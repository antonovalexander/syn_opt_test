==> flow/design.v <==
module NEXYS4_DDR
(
      input   CLK100MHZ
    , input   CPU_RESETN
    , input   BTNC
    , input   [15:0] SW
    , output  [15:0] LED
    , input   UART_TXD_IN
    , output  UART_RXD_OUT
);
wire clk_gen;
assign clk_gen = CLK100MHZ;
logic modif_buf;
logic [7:0] data0_buf, data1_buf;
always @(posedge clk_gen) if (!CPU_RESETN) modif_buf <= 0; else modif_buf <= UART_TXD_IN;
always @(posedge clk_gen) if (!CPU_RESETN) data0_buf <= 0; else data0_buf <= SW[7:0];
always @(posedge clk_gen) if (!CPU_RESETN) data1_buf <= 0; else data1_buf <= SW[15:8];
logic modif_st0;
logic [7:0] data0_st0, data1_st0;
always @(posedge clk_gen) if (!CPU_RESETN) modif_st0 <= 0; else modif_st0 <= modif_buf;
     always @(posedge clk_gen) if (!CPU_RESETN) data0_st0 <= 0; else data0_st0 <= data0_buf ^ data1_buf; 
always @(posedge clk_gen) if (!CPU_RESETN) data1_st0 <= 0; else data1_st0 <= data1_buf;
logic modif_st1;
logic [7:0] data0_st1, data1_st1;
always @(posedge clk_gen) if (!CPU_RESETN) modif_st1 <= 0; else modif_st1 <= modif_st0;
     always @(posedge clk_gen) if (!CPU_RESETN) data0_st1 <= 0; else data0_st1 <= data0_st0 ^ data1_st0; 
always @(posedge clk_gen) if (!CPU_RESETN) data1_st1 <= 0; else data1_st1 <= data1_st0;
assign LED[7:0] = data0_st1;
assign LED[15:8] = data1_st1;
endmodule
# ---- Step by step through the tools: NEXYS4_DDR
# Tool output for the design above, in the order of the flow.
# Lines are those of the file above, counted from 1.
# Operators: Yosys type, input widths -> output width; for muxes data width and select width s.
# Cell names lack the library's common part.
# The mark n/a stands for no value.
dict set report design {
  top {NEXYS4_DDR}
  clock_port {CLK100MHZ}
  lib {sky130hd}
  corner {tt_025C_1v80}
}

# ---- Word-level counts
# Source: Yosys, flattened and elaborated, memories not mapped. Widths are those after wreduce; folded enables and synchronous resets count as part of the registers. Registers that Yosys merges into a memory's read port (data or address) are not register bits. Print and check cells do not count. Equal cells are merged and count once.
dict set report classes {
  addsub 0
  n_mul 0
  div 0
  cmp 0
  eq_ne 0
  shift 0
  muxes 0
  bitwise 2
  reduce_logical 0
}
# op n
set op_table {}
lappend op_table {{$xor 8x8->8} 2}
dict set report bits {
  reg_bits 48
  latch_bits 0
  ram_bits 0
  mem_bits_ro 0
  clocked_rd_ports_x_width 0
  n_memories 0
  input_bits 20
  out_inout_bits 17
}

# ---- Depth
# Longest topological path by Yosys (ltp), each cell counted once; first at word level (registers and memories cut), then after technology mapping (sequential cells cut; the memories' decode and read muxes count).
dict set report depth {
  depth_word 1
  abc_area 0
  depth_mapped 3
  ltp_nobuf 2
}

# ---- Mapped cells and area
# Yosys stat after the flow's synthesis: flattened, memories mapped to cells. It holds for the ABC_AREA given above (unset counts as 0); a run with the other value may have another netlist.
# cell_type n area_total_um2
set types {}
lappend types {dfxtp_1 48 960.922}
lappend types {and2_1 48 300.288}
lappend types {xor2_1 16 140.134}
lappend types {buf_6 3 33.782}
lappend types {clkbuf_2 2 10.01}
lappend types {buf_4 1 7.507}
lappend types {conb_1 1 3.754}
dict set report mapped {
  stdcells 119
  mapped_area_um2 1456.4
  ff_cells 48
  buffers 6
}

# ---- Timing after synthesis
# OpenSTA on the mapped netlist: ideal clock, no wires. The path of least setup slack (recovery checks aside). Input and output delay are each 20% of the period. Register names are those of the netlist, which keeps one name where synthesis merged equal registers.
dict set report synth_timing {
  kind {flip-flop to flip-flop}
  from {register data1_st0[5]}
  to {register data0_st1[5]}
  clock_period_ns 0.8
  setup_time_ns 0.115
  arrival_ns 0.569
  slack_ns 0.116
  delay_ns 0.684
  driving_pins 3
  path_buffers 0
  period_less_setup_slack_ns 0.684
}
# "delay_ns" = arrival - input delay + setup time.
# "driving_pins" counts driving pins, that of a launching flip-flop among them; a cell with two outputs on the path counts twice.
# "period_less_setup_slack_ns" is the clock period less the worst setup slack; recovery checks do not enter. This is arithmetic on one report: input and output delays are still those of the set period (20% each).
# Between the ends stands the longest chain of elaborated cells between them, by number of cells; it is not shown to be the way that was timed. Of several equally long chains one is given.
# A line is the first line of the expression or statement that the cell stems from. Yosys adds cells for indexed reads and writes and turns some case tables into memories.
dict set report synth_via {
  path_cell_list {dfxtp_1 -> xor2_1 -> and2_1}
  elab_chain_len 1
  cone_cells 1
  lines_between 1
  cone_classes {1 x logic}
}
# element line
set synth_rtl {}
lappend synth_rtl {{start, declared} 19} ;# logic [7:0] data0_st0, data1_st0;
lappend synth_rtl {{start, assigned} 22} ;# always @(posedge clk_gen) if (!CPU_RESETN) data1_st0 <= 0; else data1_st0 <= data1_buf;
lappend synth_rtl {{$xor 8x8->8} 26} ;# always @(posedge clk_gen) if (!CPU_RESETN) data0_st1 <= 0; else data0_st1 <= data0_st0 ^ data1_st0;
lappend synth_rtl {{end, assigned} 26}
lappend synth_rtl {{end, declared} 24} ;# logic [7:0] data0_st1, data1_st1;

# ---- Worst path after layout
# From the final timing report of flow run A: the path of least setup slack in the routed layout; clock arrival at registers is part of the times.
dict set report layout_timing {
  kind {flip-flop to output port}
  from {register data1_st1[2]}
  to {output port LED[10]}
  clock_period_ns 0.781
  out_delay_ns 0.16
  arrival_ns 0.81
  slack_ns -0.18
  driving_pins 2
  path_buffers 1
}
dict set report layout_via {
  path_cell_list {dfxtp_2 -> buf_6}
  elab_chain_len 0
  cone_cells 0
  lines_between 0
}
# element line
set layout_rtl {}
lappend layout_rtl {{start, declared} 24} ;# logic [7:0] data0_st1, data1_st1;
lappend layout_rtl {{start, assigned} 27} ;# always @(posedge clk_gen) if (!CPU_RESETN) data1_st1 <= 0; else data1_st1 <= data1_st0;
lappend layout_rtl {{end, declared} 7} ;# , output  [15:0] LED

# NEXYS4_DDR through Yosys and OpenROAD on sky130hd: 2 stored runs, unordered, with their settings and measured results. The constraints put input and output delay at 20% of the set period each and load the outputs with 0.01 pF.
# "achievedPeriod_ns" is the run's clock period less its worst setup slack. It is reckoned from that one timing run; input and output delays stay at 20% of the period that was set.
# By "worst_path_allowed_less_slack_ns" is meant the share of the clock period that the worst setup path is allowed (20% is reserved at inputs, 20% at outputs), minus its slack. Clock arrival times at its registers enter into it.
# By "fin_power_uw" is meant OpenSTA's value without simulated activity: inputs other than the clock are taken to toggle once in ten clock periods, and the tool carries that through the logic.
run="flow run A" settings period_ns=0.781 SETUP_SLACK_MARGIN=0.2 CAP_MARGIN=20 CORE_MARGIN=2 CORE_UTILIZATION=40 SLEW_MARGIN=20
run="flow run A" results post_synth_area_um2=1456.4 total_die_area_um2=4139.6 fin_util_pct=56.5 setup_worst_slack_ns=-0.181 final_setup_tns_ns=-2.712 timing.hold.ws_ns=0.338 fin_power_uw=4406 achievedPeriod_ns=0.962 worst_path_allowed_less_slack_ns=0.81 critical_path_type="flip-flop to output port"
run="flow run B" settings period_ns=0.433 CORE_UTILIZATION=22 CELL_PAD_IN_SITES_DETAIL_PLACEMENT=2 GPL_ROUTABILITY_DRIVEN=1 CTS_CLUSTER_DIAMETER=253 CAP_MARGIN=20 CORE_MARGIN=2 SLEW_MARGIN=20
run="flow run B" results post_synth_area_um2=1456.4 total_die_area_um2=7287.2 fin_util_pct=31.8 setup_worst_slack_ns=-0.375 final_setup_tns_ns=-11.909 timing.hold.ws_ns=0.005 fin_power_uw=8110 achievedPeriod_ns=0.808 worst_path_allowed_less_slack_ns=0.72 critical_path_type="flip-flop to output port"
